==> flow/design.v <==
`timescale 1ns / 1ps
module Pop(
		a, 
		pop
    );
	parameter Majority_enable = 0;
    parameter pop_size = 576;	
    parameter pop_size_log = $clog2(pop_size);
    parameter maj_size = pop_size / 3;
    parameter maj_size_log = $clog2(maj_size);
    parameter result_size = (Majority_enable == 1)? maj_size_log : pop_size_log;
    input [pop_size-1 : 0] a;
    output [result_size-1 : 0] pop;
    reg [pop_size_log-1 : 0] pop_temp;
    integer k;
	always @(*) begin
		pop_temp = {pop_size_log{1'b0}};  
		for(k = 0; k < pop_size; k = k + 1) begin
			pop_temp = pop_temp + a[k];
		end
	end
    reg  [maj_size-1 : 0] Majs;
    integer i;
	always @(*) begin
		for(i = 0; i < maj_size; i = i + 1) begin
			Majs[i] = ((a[i*3]&a[i*3+1]) | (a[i*3+1]&a[i*3+2]) | (a[i*3+2]&a[i*3]));
		end
	end
    integer j;
    reg [maj_size_log-1 : 0] majpop_temp;
	always @(*) begin
		majpop_temp = {maj_size_log{1'b0}};  
		for(j = 0; j < maj_size; j = j + 1) begin
			majpop_temp = majpop_temp + Majs[j];
		end
	end
	assign pop = (Majority_enable == 1) ? majpop_temp : pop_temp;
endmodule
`timescale 1ns / 1ps
module Pop_reg(
		clk,
		reset,
		a, 
		pop
    );
    parameter Majority_enable = 0;
    parameter pop_size = 576;		
    parameter maj_size = pop_size / 3;
    parameter result_size_normal = $clog2(pop_size);
    parameter result_size_majority = $clog2(maj_size);
    parameter result_size = (Majority_enable == 1)? result_size_majority : result_size_normal;
    input clk;
    input reset;
    input a;
	reg [pop_size-1 : 0] a_reg;
    output reg [result_size-1 : 0] pop;
	always @ (posedge clk) begin
		a_reg <= {{a_reg[pop_size-2 : 0]},{a}};
	end
	wire [result_size-1 : 0] pop_temp;
	defparam Pop_inst.Majority_enable = Majority_enable;
	defparam Pop_inst.pop_size = pop_size;
	Pop 	Pop_inst(
		.a(a_reg),
		.pop(pop_temp)
	);	
	always @ (posedge clk) begin
		if (reset)begin
			pop <= {result_size{1'b0}};
		end
		else begin
			pop <= pop_temp;
		end
	end
endmodule
==> Step by step through the tools: Pop_reg <==
What the tools print for Pop_reg, step after step.
Lines are those of the file above, counted from 1.
Operators: Yosys type, input widths -> output width; for muxes data width and select width s.
Cell names lack the library's common part.
{ "inputs": {"top": "Pop_reg", "clock": "clk", "cell_library": "sky130hd", "corner": "tt_025C_1v80"} }

==> Word level <==
Yosys after proc, flatten, opt, wreduce and memory -nomap, before mapping. Enables and synchronous resets that opt folds into registers are not counted as muxes. Memory bits, and registers merged into a memory's read port (data or address), are not among the register bits. Print and check cells are not counted. Equal cells are merged and count once.
{ "word_totals": {"romBits": 0, "n_memories": 0, "reg_bits": 586, "clocked_rd_ports_x_width": 0, "wordCells": 577, "latchBits": 0, "ram_bits": 0} }
{ "op_classes": {"n_mux": 0, "add_sub_neg": 575, "n_reduce_logical": 0, "eq_ne": 0, "n_logic": 0, "compare": 0, "shift": 0, "div_mod_pow": 0, "n_mul": 0} }
{ "op_table": {"columns": ["cell", "count"], "rows": [
  ["$add 10x1->10", 574],
  ["$add 1x1->2", 1]
]} }

==> Longest topological paths <==
Yosys ltp: most cells in a row. Word level: on the elaborated netlist, between registers, memories and ports. Mapped: between sequential cells and ports; inverters and the memories' decode and read muxes count.
{ "depth": {"depth_word": 575, "abc_area": 0, "mapped_depth": 30, "depth_no_buf": 30} }

==> Synthesis result <==
Yosys stat after the flow's synthesis: flattened, memories mapped to cells. It holds for the ABC_AREA given above (unset counts as 0); a run with the other value may have another netlist.
The area totals of this step are shown rounded.
{ "mapped": {"ff_cells": 586, "seqArea_mm2": 0.0117, "stdcells": 2098, "area_mm2": 0.0272, "buf_cells": 1} }
{ "types": {"columns": ["type", "count", "type_area_um2"], "rows": [
  ["dfxtp_1", 586, 1.17E+04],
  ["fa_1", 559, 1.12E+04],
  ["inv_1", 833, 3.13E+03],
  ["ha_1", 71, 888.352],
  ["nor3_1", 5, 25.024],
  ["nor2_1", 6, 22.522],
  ["a21oi_1", 4, 20.019],
  ["nand2_1", 5, 18.768],
  ["nor2b_1", 3, 18.768],
  ["xnor2_1", 2, 17.517],
  ["a211oi_1", 2, 15.014],
  ["nor3b_1", 2, 15.014],
  ["o21a_1", 2, 15.014],
  ["o21bai_1", 2, 15.014],
  ["a211oi_2", 1, 12.512],
  ["mux2_2", 1, 11.261],
  ["nand3_1", 2, 10.01],
  ["o21ai_0", 2, 10.01]
]} }
Not listed: further types 10, cells in them 10.
By module: a second synthesis without flattening, with its own total; a netlist apart from the flattened one above.
{ "hier_totals": {"hier_cells": 2020, "hier_area_mm2": 0.027} }
Rows give one instance, submodules left out.
{ "modules": {"columns": ["module", "n_inst", "area_mm2", "cells", "mod_seq_area_mm2"], "rows": [
  ["Pop", 1, 0.0152, 1424, 0],
  ["Pop_reg", 1, 0.0118, 596, 0.0117]
]} }

==> Path before layout <==
Path of least setup slack by OpenSTA after synthesis, without wires, with an ideal clock, recovery checks aside; 20% of the period is set as input and as output delay. Where synthesis merged equal registers, the netlist keeps one of their names.
{ "synth_path": {"kind": "register to register", "startpoint": "register a_reg[402]", "endpoint": "register pop[6]", "clock_period_ns": 12.9, "launch_ns": 0.000, "path_delay_ns": 9.251, "path_slack_ns": 3.649, "arrival_ns": 9.189, "stages": 30, "synth_period_reached_ns": 9.251} }
"path_delay_ns" = arrival - input delay + setup time.
"stages": output pins that drive a net of the path, with the launching flip-flop's if there is one; two outputs of one cell count as two.
"synth_period_reached_ns" = period - worst setup slack (recovery checks aside). The figure is calculated, with input and output delays left at 20% of the set period.
The rows between start and end are the longest chain of elaborated cells between them; the timing report does not say that the signal goes this way. Where chains are equally long, one stands for them.
Each line given opens the expression or statement behind the cell; cells for indexed reads and writes are added by Yosys, which also makes memories of some case tables.
{ "synth_via": {"cell_sequence": "dfxtp_1 -> inv_1 -> fa_1 -> inv_1 -> fa_1 -> inv_1 -> fa_1 -> inv_1 -> fa_1 -> inv_1 -> fa_1 -> inv_1 -> fa_1 -> inv_1 -> fa_1 -> fa_1 -> fa_1 -> inv_1 -> fa_1 -> inv_1 -> fa_1 -> fa_1 -> fa_1 -> inv_1 -> fa_1 -> fa_1 -> a211oi_2 -> o21bai_1 -> or4b_1 -> nand3_1", "elab_chain_len": 174, "cone_cells": 174, "lines_between": 1, "cone_classes": "add/sub (174)"} }
{ "synth_lines": {"columns": ["item", "line_no", "text"], "rows": [
  ["from (decl)", 55, "reg [pop_size-1 : 0] a_reg;"],
  ["from (assign)", 58, "a_reg <= {{a_reg[pop_size-2 : 0]},{a}};"],
  ["$add 10x1->10 x174", 19, "pop_temp = pop_temp + a[k];"],
  ["to (assign)", 69, "pop <= {result_size{1'b0}};"],
  ["to (assign)", 72, "pop <= pop_temp;"],
  ["to (decl)", 56, "output reg [result_size-1 : 0] pop;"]
]} }

==> Worst path after layout <==
Path of least setup slack in the final report of entry A (OpenROAD, finished layout, wires in). Where an end is a register, its clock arrival counts in the times.
{ "layout_path": {"kind": "register to register", "startpoint": "register a_reg[366]", "endpoint": "register pop[6]", "clock_period_ns": 8.62, "stages": 26, "launch_ns": 0.62, "path_slack_ns": -0.64, "arrival_ns": 9.83} }
The rows between start and end are the longest chain of elaborated cells between them; the timing report does not say that the signal goes this way. Where chains are equally long, one stands for them.
{ "layout_via": {"cell_sequence": "dfxtp_1 -> inv_1 -> fa_1 -> fa_2 -> inv_1 -> fa_1 -> fa_1 -> fa_2 -> fa_1 -> fa_1 -> inv_1 -> fa_1 -> inv_2 -> fa_1 -> inv_1 -> fa_1 -> fa_1 -> fa_1 -> fa_1 -> inv_2 -> fa_2 -> fa_2 -> a211oi_4 -> o21bai_2 -> or4b_1 -> nand3_1", "elab_chain_len": 210, "cone_cells": 210, "lines_between": 1, "cone_classes": "add/sub (210)"} }
{ "layout_lines": {"columns": ["item", "line_no", "text"], "rows": [
  ["from (decl)", 55, "reg [pop_size-1 : 0] a_reg;"],
  ["from (assign)", 58, "a_reg <= {{a_reg[pop_size-2 : 0]},{a}};"],
  ["$add 10x1->10 x210", 19, "pop_temp = pop_temp + a[k];"],
  ["to (assign)", 69, "pop <= {result_size{1'b0}};"],
  ["to (assign)", 72, "pop <= pop_temp;"],
  ["to (decl)", 56, "output reg [result_size-1 : 0] pop;"]
]} }

Stored flow runs of Pop_reg (2 of them; Yosys, OpenROAD, sky130hd). They differ in their settings and are not a sequence. Constraints: input delay and output delay 20% of the set period each, output load 0.01 pF.
"achieved_period_ns" is the run's clock period less its worst setup slack. It is reckoned from that one timing run; input and output delays stay at 20% of the period that was set.
"worstPathTime_ns" = time allowed to the worst setup path (clock period - input delay - output delay, where it has them) - its slack; a late launch clock adds to it, a late capture clock takes from it.
Measured values are rounded.
[
  {
    "run": "entry A",
    "settings": { "period_ns": 8.62, "CAP_MARGIN": 20, "CORE_MARGIN": 2, "CORE_UTILIZATION": 40, "SLEW_MARGIN": 20 },
    "results": { "worstPathTime_ns": 9.26, "worst_path_kind": "register to register", "dieArea_mm2": 0.0702, "yosys.chip_area_mm2": 0.0272, "holdWs_ns": 0.333, "util_frac": 0.46, "achieved_period_ns": 9.258, "final_setup_ws_ns": -0.638 }
  },
  {
    "run": "entry B",
    "settings": { "period_ns": 16.1, "CORE_UTILIZATION": 37, "PLACE_DENSITY": 0.94, "CELL_PAD_IN_SITES_DETAIL_PLACEMENT": 1, "TNS_END_PERCENT": 90, "ABC_AREA": 0, "CTS_CLUSTER_SIZE": 55, "CAP_MARGIN": 20, "CORE_MARGIN": 2, "SLEW_MARGIN": 20 },
    "results": { "worstPathTime_ns": 11.03, "worst_path_kind": "register to register", "dieArea_mm2": 0.0758, "yosys.chip_area_mm2": 0.0272, "holdWs_ns": 0.337, "util_frac": 0.418, "achieved_period_ns": 11.028, "final_setup_ws_ns": 5.07 }
  }
]
