==> flow/design.v <==
`timescale 1ns / 1ps
module WideXNOR(
		a, 
		w,
		x
    );
    parameter wide = 3 * 3 * 512;
    input [wide-1 : 0] a;
    input [wide-1 : 0] w;
    output [wide-1 : 0] x;
    wire  [wide-1 : 0] x;
    assign x = a ~^ w;
endmodule
`timescale 1ns / 1ps
module WideXNOR_reg(
		clk,
		reset,
		a, 
		w,
		x
    );
    parameter wide = 3 * 3 * 8;
    input clk;
    input reset;
    input a;
    input w;
	reg [wide-1 : 0] a_reg;
	reg [wide-1 : 0] w_reg;
    output reg [wide-1 : 0] x;
	always @ (posedge clk) begin
		a_reg <= {{a_reg[wide-2 : 0]},{a}};
		w_reg <= {{w_reg[wide-2 : 0]},{w}};
	end
	wire [wide-1 : 0] x_temp;
	defparam WideXNOR_inst.wide = wide;
	WideXNOR 	WideXNOR_inst(
		.a(a_reg),
		.w(w_reg),
		.x(x_temp)
	);	
	always @ (posedge clk) begin
		x <= x_temp;
	end
endmodule
* Tool chain data of WideXNOR_reg
The steps from the RTL of WideXNOR_reg to its reports follow in flow order.
Lines are those of the file above, counted from 1.
Operators carry their Yosys type and port widths (W data, S select, Z words).
Library cell names are shortened.
A cell with n/a has no value.
- Top :: WideXNOR_reg
- Clock input :: clk
- Library :: sky130hd
- Library corner :: tt_025C_1v80

* Elaborated design
Yosys after proc, flatten, opt, wreduce and memory -nomap, before mapping. Enables and synchronous resets that opt folds into registers are not counted as muxes. Memory bits, and registers merged into a memory's read port (data or address), are not among the register bits. Print and check cells are not counted. Equal cells are merged and count once.
- Bitwise logic cells :: 1
** Operator list (count)
- $xnor A72 B72 Y72 :: 1
- Register bits :: 216

* Depth
Depth = most cells in a row (Yosys ltp): at word level without a register or memory, in the mapped netlist without a sequential cell, where the memories' decode and read muxes count.
- Depth in word-level cells :: 1
- ABC_AREA :: 0
- Mapped depth :: 1

* Mapped cells and area
The flow's flattened synthesis, as Yosys stat reports it; memories are mapped. The netlist is that of the ABC_AREA named above (0 if unset); the other value can give another one.
** Cell types
- dfxtp_1 :: count 216, area in all 4.32E+03 µm²
- xnor2_1 :: count 72, area in all 630.605 µm²
- Standard cells after synthesis :: 288
- Synthesis area :: 0.0049548 mm²
- Sequential part of the area :: 0.0043241 mm²
- Flip-flop cells :: 216
By module: a second synthesis without flattening, with its own total; a netlist apart from the flattened one above.
- Cells (unflattened synthesis) :: 288
- Area (unflattened synthesis) :: 0.0049548 mm²
Rows give one instance, submodules left out.
** By module
- WideXNOR_reg :: times used 1, cells 216, area 0.0043241 mm²
- WideXNOR (wide=72) :: times used 1, cells 72, area 0.0006306 mm²

* Worst setup path after synthesis
Source: OpenSTA report_checks on the synthesized netlist (no wires, ideal clock, input and output delay 20% of the period each), path of least setup slack; recovery checks are left aside. Register names are those of the netlist, which keeps one name where synthesis merged equal registers.
- Kind :: register to register
- Start point :: register w_reg[0]
- End point :: register x[0]
- Period :: 0.515 ns
- Setup time :: 0.118 ns
- Launch time at the first pin :: 0.000 ns
- Arrival :: 0.398 ns
- Data required time :: 0.397 ns
- Path slack :: -0.001 ns
- Path delay :: 0.516 ns
- Stages :: 2
- Path buffers :: 0
- Period reached after synthesis :: 0.516 ns
"path delay" is the arrival time less input delay plus setup time.
"stages": output pins that drive a net of the path, with the launching flip-flop's if there is one; two outputs of one cell count as two.
"period reached after synthesis" is the clock period less the worst setup slack; recovery checks do not enter. This is arithmetic on one report: input and output delays are still those of the set period (20% each).
The rows between start and end are the longest chain of elaborated cells between them; the timing report does not say that the signal goes this way. Where chains are equally long, one stands for them.
A line is the first line of the expression or statement that the cell stems from. Yosys adds cells for indexed reads and writes and turns some case tables into memories.
- Path through :: dfxtp_1 > xnor2_1
- Length of the longest elaborated chain :: 1
- Elaborated cells on any way between the ends :: 1
- Source lines of those cells :: 1
- Classes of those cells :: 1 x logic
** Ends and longest elaborated chain, post-synthesis
- start, declared :: RTL line 28 : reg [wide-1 : 0] w_reg;
- start, assigned :: RTL line 32 : w_reg <= {{w_reg[wide-2 : 0]},{w}};
- $xnor A72 B72 Y72 :: RTL line 12 : assign x = a ~^ w;
- end, assigned :: RTL line 42 : x <= x_temp;
- end, declared :: RTL line 29 : output reg [wide-1 : 0] x;

* Path in the finished layout
From the final timing report of entry A: the path of least setup slack in the routed layout; clock arrival at registers is part of the times.
- Kind :: register to output
- Start point :: register x[11]
- End point :: output port x[11]
- Period :: 0.851 ns
- Output delay :: 0.17 ns
- Launch time at the first pin :: 0.48 ns
- Arrival :: 0.92 ns
- Data required time :: 0.68 ns
- Path slack :: -0.24 ns
- Stages :: 2
- Path buffers :: 1
- Path through :: dfxtp_1 > buf_2
- Length of the longest elaborated chain :: 0
- Elaborated cells on any way between the ends :: 0
- Source lines of those cells :: 0
** Ends and longest elaborated chain, post-layout
- start, declared :: RTL line 29 : output reg [wide-1 : 0] x;
- start, assigned :: RTL line 42 : x <= x_temp;
- end, declared :: RTL line 29

## Implementation results

WideXNOR_reg through Yosys and OpenROAD on sky130hd: 2 stored runs, unordered, with their settings and measured results. The constraints put input and output delay at 20% of the set period each and load the outputs with 0.01 pF.
By "total power of the final layout" is meant OpenSTA's value without simulated activity: inputs other than the clock are taken to toggle once in ten clock periods, and the tool carries that through the logic.

* Entry A
** Files
==> flow/run.sh <==
#!/bin/bash
# the make line also repeats the synthesis and layout settings of config.mk as NAME=value (left out here)
make -C /OpenROAD-flow-scripts/flow DESIGN_CONFIG=/design/flow/config.mk WORK_HOME=/design/flow/orfs CLKGATE_MAP_FILE= finish
==> flow/config.mk <==
export PLATFORM = sky130hd
export DESIGN_NAME = WideXNOR_reg
export DESIGN_NICKNAME = WideXNOR_reg
export VERILOG_FILES = /design/flow/design.v
export SDC_FILE = /design/flow/constraint.sdc
export NUM_CORES = 4
export LEC_CHECK = 0
export ABC_AREA = 0
export CAP_MARGIN = 20
export CELL_PAD_IN_SITES_DETAIL_PLACEMENT = 0
export CELL_PAD_IN_SITES_GLOBAL_PLACEMENT = 3
export CORE_ASPECT_RATIO = 0.61
export CORE_MARGIN = 2
export CORE_UTILIZATION = 30
export MAX_ROUTING_LAYER = met4
export PLACE_DENSITY_LB_ADDON = 0.27
export SETUP_SLACK_MARGIN = -0.05
export SLEW_MARGIN = 20
export TNS_END_PERCENT = 85
==> flow/constraint.sdc <==
create_clock -name core_clock -period 0.851 [get_ports {clk}]
set_input_delay 0.1702 -clock core_clock [delete_from_list [all_inputs] [get_ports {clk}]]
set_output_delay 0.1702 -clock core_clock [all_outputs]
set_load 0.01 [all_outputs]
** Results
- Netlist area reported by Yosys :: 0.0049548 mm²
- Area of the die :: 0.017591 mm²
- Worst setup slack after layout :: -0.242 ns
- Utilization :: 40.8 %
- Standard-cell area after layout :: 0.0065651 mm²
- Total power of the final layout :: 20.886 mW

* Entry B
** Files
==> flow/run.sh <==
#!/bin/bash
# the make line also repeats the synthesis and layout settings of config.mk as NAME=value (left out here)
make -C /OpenROAD-flow-scripts/flow DESIGN_CONFIG=/design/flow/config.mk WORK_HOME=/design/flow/orfs CLKGATE_MAP_FILE= finish
==> flow/config.mk <==
export PLATFORM = sky130hd
export DESIGN_NAME = WideXNOR_reg
export DESIGN_NICKNAME = WideXNOR_reg
export VERILOG_FILES = /design/flow/design.v
export SDC_FILE = /design/flow/constraint.sdc
export NUM_CORES = 4
export LEC_CHECK = 0
export CAP_MARGIN = 20
export CELL_PAD_IN_SITES_DETAIL_PLACEMENT = 0
export CORE_MARGIN = 2
export CORE_UTILIZATION = 45
export CTS_CLUSTER_DIAMETER = 215
export MAX_ROUTING_LAYER = met4
export MIN_ROUTING_LAYER = met1
export PLACE_DENSITY_LB_ADDON = 0.03
export SETUP_SLACK_MARGIN = 0.07
export SLEW_MARGIN = 20
==> flow/constraint.sdc <==
create_clock -name core_clock -period 1.02 [get_ports {clk}]
set_input_delay 0.2040 -clock core_clock [delete_from_list [all_inputs] [get_ports {clk}]]
set_output_delay 0.2040 -clock core_clock [all_outputs]
set_load 0.01 [all_outputs]
** Results
- Netlist area reported by Yosys :: 0.0049548 mm²
- Area of the die :: 0.0118657 mm²
- Worst setup slack after layout :: -0.137 ns
- Utilization :: 58.6 %
- Standard-cell area after layout :: 0.0063286 mm²
- Total power of the final layout :: 16.526 mW
